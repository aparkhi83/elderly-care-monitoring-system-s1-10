==> flow/design.v <==
module BPM_Monitor(
    input wire clk,
    input wire reset,
    input wire [7:0] pulse_count,  
    output reg [7:0] bpm,           
    output reg bpm_state            
);
    always @(posedge clk or posedge reset) begin
        if (reset) begin
            bpm <= 0;
            bpm_state <= 0;
        end
        else begin
            bpm <= pulse_count * 6;   
            if (pulse_count < 10 || pulse_count > 17) begin
                bpm_state <= 1;   
            end
            else begin
                bpm_state <= 0;   
            end
        end
    end
endmodule
module fall_detection_system(
    input wire clk,
    input wire reset,
    input wire fall_sensor,
    input wire patient_reset,
    output reg alarm
);
    parameter STABLE_TIME = 5;   
    parameter RECOVERY_TIME = 30;   
    localparam IDLE = 2'b00;
    localparam FALL_DETECTED = 2'b01;
    localparam RECOVERY = 2'b10;
    reg [1:0] state;
    reg [31:0] timer;
    reg [31:0] clock_counter;
    localparam CLOCKS_PER_SECOND = 1000000;
    always @(posedge clk or posedge reset) begin
        if (reset) begin
            state <= IDLE;
            timer <= 0;
            alarm <= 0;
            clock_counter <= 0;
        end else begin
            case (state)
                IDLE: begin
                    if (fall_sensor) begin
                        state <= FALL_DETECTED;
                        timer <= 0;
                    end
                end
                FALL_DETECTED: begin
                    if (!fall_sensor) begin
                        state <= IDLE;
                    end else if (timer == STABLE_TIME - 1) begin
                        state <= RECOVERY;
                        timer <= 0;
                        clock_counter <= 0;
                    end else begin
                        timer <= timer + 1;
                    end
                end
                RECOVERY: begin
                    if (patient_reset) begin
                        state <= IDLE;
                        alarm <= 0;
                    end else if (clock_counter == CLOCKS_PER_SECOND - 1) begin
                        if (timer == RECOVERY_TIME - 1) begin
                            alarm <= 1;
                        end else begin
                            timer <= timer + 1;
                        end
                        clock_counter <= 0;
                    end else begin
                        clock_counter <= clock_counter + 1;
                    end
                end
            endcase
        end
    end
endmodule
module Temperature_Monitor(
    input wire [7:0] temperature,
    output wire temp_high,
    output wire temp_state,
    output wire temp_low
);
assign temp_high = (temperature < 8'd97 || temperature > 8'd100) ? 1'b1 : 1'b0;
assign temp_state = (temperature > 8'd100) ? 1'b1 : 1'b0;
assign temp_low = (temperature < 8'd90) ? 1'b1 : 1'b0;
endmodule
module Medicine_Reminder(
    input wire clk,
    input wire reset,
    output reg medicine_reminder
);
reg [11:0] counter;  
reg [3:0] medicine_counter;  
reg [23:0] reminder_timer;  
parameter CYCLES_PER_10_MINUTES = 600;  
parameter CYCLES_FOR_10_SECONDS = 100;   
always @(posedge clk or posedge reset) begin
    if (reset) begin
        counter <= 12'b0;
        medicine_counter <= 4'b0;
        medicine_reminder <= 1'b0;
        reminder_timer <= 24'b0;
    end else begin
        if (counter == CYCLES_PER_10_MINUTES) begin
            counter <= 12'b0;  
            if (medicine_counter < 4'd3) begin  
                medicine_reminder <= 1'b1;  
                medicine_counter <= medicine_counter + 1'b1;  
                reminder_timer <= 24'b0;  
            end else begin
                medicine_reminder <= 1'b0;  
            end
        end else begin
            counter <= counter + 1'b1;  
            if (medicine_reminder) begin
                if (reminder_timer < CYCLES_FOR_10_SECONDS) begin
                    reminder_timer <= reminder_timer + 1'b1;  
                end else begin
                    medicine_reminder <= 1'b0;  
                end
            end
        end
    end
end
endmodule
### Step by step through the tools: BPM_Monitor

Tool output for the design above, in the order of the flow.
Lines are those of the file above, counted from 1.
Operators carry their Yosys type and port widths (W data, S select, Z words).
Cell names lack the library's common part.
Not given: n/a

| inputs | value |
|---|---|
| design top | BPM_Monitor |
| clock | clk |
| library | sky130hd |
| timing corner | tt_025C_1v80 |

### After elaboration

Counts by Yosys on the flattened word-level netlist (proc, flatten, opt, wreduce; memories kept). Register bits leave out memories and registers merged into their read ports (data or address); mux counts leave out enables and synchronous resets folded into registers. Print and check cells are left out. Cells with the same type and inputs are merged into one.

| bit counts | value |
|---|---|
| elaborated cells | 7 |
| output and inout bits | 9 |
| flip-flop bits (word level) | 8 |
| input port bits | 10 |

| operators by class | value |
|---|---|
| reductions and logical operators | 1 |
| multipliers | 1 |
| $lt $le $gt $ge | 2 |
| muxes and demuxes | 1 |

Operator list:

| operator | number |
|---|---|
| $mul A8 B2 Y7 const B | 1 |
| $lt A8 B4 Y1 const B | 1 |
| $gt A8 B5 Y1 const B | 1 |
| $logic_or A1 B1 Y1 | 1 |
| $mux W1 | 1 |

### Depth

Yosys ltp: most cells in a row. Word level: on the elaborated netlist, between registers, memories and ports. Mapped: between sequential cells and ports; inverters and the memories' decode and read muxes count.

| depth | value |
|---|---|
| depth after elaboration | 3 |
| ABC_AREA | 0 |
| depth in mapped cells | 6 |
| mapped depth without buffers | 6 |

### Netlist

Source: synth_stat.txt of the flow (Yosys; design flattened, memories mapped). It holds for the ABC_AREA given above (unset counts as 0); a run with the other value may have another netlist.

Cells by type:

| cell | number | area in all (um^2) |
|---|---|---|
| dfrtp_1 | 8 | 200.192 |
| ha_1 | 12 | 150.144 |
| inv_1 | 12 | 45.043 |
| xnor2_1 | 4 | 35.034 |
| fa_1 | 1 | 20.019 |
| o21ai_0 | 4 | 20.019 |
| a21oi_1 | 3 | 15.014 |
| a211oi_2 | 1 | 12.512 |
| a21oi_2 | 1 | 8.758 |
| a311oi_1 | 1 | 8.758 |
| xor2_1 | 1 | 8.758 |
| a21o_1 | 1 | 7.507 |
| buf_4 | 1 | 7.507 |
| o21bai_1 | 1 | 7.507 |
| and3_1 | 1 | 6.256 |
| conb_1 | 1 | 3.754 |
| nand2_1 | 1 | 3.754 |

| synthesis totals | value |
|---|---|
| chip area (Yosys) | 560.5 um^2 |
| mapped cells | 54 |
| buffers | 1 |
| sequential area | 200.2 um^2 |
| mapped flip-flops | 8 |

### Timing after synthesis

Source: OpenSTA report_checks on the synthesized netlist (no wires, ideal clock, input and output delay 20% of the period each), path of least setup slack; recovery checks are left aside. Register names are those of the netlist, which keeps one name where synthesis merged equal registers.

| path post-synthesis | value |
|---|---|
| path type | input to register |
| start | in pulse_count[0] |
| end | reg bpm[6] |
| clock period | 1360 ps |
| setup time | 123 ps |
| arrival | 1234 ps |
| input delay | 272 ps |
| delay of the path | 1085 ps |
| setup slack | 4 ps |
| required time | 1237 ps |
| launch time at the first pin | 272 ps |
| stages | 6 |
| path buffers | 0 |
| synthesis period reached | 1356 ps |

"delay of the path" = arrival - input delay + setup time.
"stages": output pins that drive a net of the path, with the launching flip-flop's if there is one; two outputs of one cell count as two.
"synthesis period reached" is the clock period less the worst setup slack; recovery checks do not enter. This is arithmetic on one report: input and output delays are still those of the set period (20% each).
The rows between start and end are the longest chain of elaborated cells between them; the timing report does not say that the signal goes this way. Where chains are equally long, one stands for them.
Each line given opens the expression or statement behind the cell; cells for indexed reads and writes are added by Yosys, which also makes memories of some case tables.

| on the way, post-synthesis | value |
|---|---|
| cell sequence | ha_1 > inv_1 > fa_1 > o21ai_0 > a21oi_1 > xnor2_1 |
| length of the longest elaborated chain | 1 |
| elaborated cells between the ends (all ways) | 1 |
| RTL lines with such cells | 1 |
| classes of those cells | mul (1) |

Ends and longest elaborated chain, post-synthesis:

| item | line | source |
|---|---|---|
| start, declared | 4 | `input wire [7:0] pulse_count,` |
| $mul A8 B2 Y7 | 14 | `bpm <= pulse_count * 6;` |
| end, assigned | 10 | `bpm <= 0;` |
| end, assigned | 14 |  |
| end, declared | 5 | `output reg [7:0] bpm,` |

### Worst path after layout

Path of least setup slack in the final report of record 1 (OpenROAD, finished layout, wires in). Where an end is a register, its clock arrival counts in the times.
The report prints the path's times to 10 ps; the period is as set.

| path post-layout | value |
|---|---|
| path type | input to register |
| start | in pulse_count[2] |
| end | reg bpm[7] |
| launch time at the first pin | 190 ps |
| stages | 7 |
| required time | 1120 ps |
| clock period | 953 ps |
| setup slack | -150 ps |
| input delay | 190 ps |
| setup time | 70 ps |
| path buffers | 2 |
| arrival | 1270 ps |

The rows between start and end are the longest chain of elaborated cells between them; the timing report does not say that the signal goes this way. Where chains are equally long, one stands for them.

| on the way, post-layout | value |
|---|---|
| cell sequence | buf_8 > buf_6 > ha_4 > a211oi_2 > o21bai_1 > a21oi_2 > xnor2_1 |
| length of the longest elaborated chain | 1 |
| elaborated cells between the ends (all ways) | 1 |
| RTL lines with such cells | 1 |
| classes of those cells | mul (1) |

Ends and longest elaborated chain, post-layout:

| item | line | source |
|---|---|---|
| start, declared | 4 | `input wire [7:0] pulse_count,` |
| $mul A8 B2 Y7 | 14 | `bpm <= pulse_count * 6;` |
| end, assigned | 10 | `bpm <= 0;` |
| end, assigned | 14 |  |
| end, declared | 5 | `output reg [7:0] bpm,` |

Memo
Re: implementation data of BPM_Monitor

Settings and measured results of 2 stored flow runs for module BPM_Monitor (sky130hd), not sorted in any way. The constraints put input and output delay at 20% of the set period each and load the outputs with 0.01 pF.
"reached clock period" = clock period - worst setup slack. The figure is calculated, with input and output delays left at 20% of the set period.
"power consumption" is the tool's figure for a default switching activity; nothing was simulated.

#### Record 1

| setting | value |
|---|---|
| period_ns | `0.953` |
| CORE_UTILIZATION | `33` |
| SETUP_SLACK_MARGIN | `0.0` |
| PLACE_DENSITY_LB_ADDON | `0.08` |
| CORE_MARGIN | `5` |
| CELL_PAD_IN_SITES_GLOBAL_PLACEMENT | `2` |
| CELL_PAD_IN_SITES_DETAIL_PLACEMENT | `1` |
| ABC_AREA | `0` |
| CTS_CLUSTER_DIAMETER | `396` |
| SLEW_MARGIN | `25` |
| MIN_ROUTING_LAYER | `met1` |
| CAP_MARGIN | `20` |

| result | value |
|---|---|
| power consumption | 1071 uW |
| total die area | 2623.0 um^2 |
| final utilization | 0.624 |
| smallest setup slack | -149 ps |
| reached clock period | 1102 ps |
| synthesized cell area | 560.5 um^2 |

#### Record 2

| setting | value |
|---|---|
| period_ns | `0.851` |
| CAP_MARGIN | `20` |
| CORE_MARGIN | `2` |
| CORE_UTILIZATION | `40` |
| SLEW_MARGIN | `20` |

| result | value |
|---|---|
| power consumption | 1223 uW |
| total die area | 1716.9 um^2 |
| final utilization | 0.775 |
| smallest setup slack | -204 ps |
| reached clock period | 1055 ps |
| synthesized cell area | 560.5 um^2 |
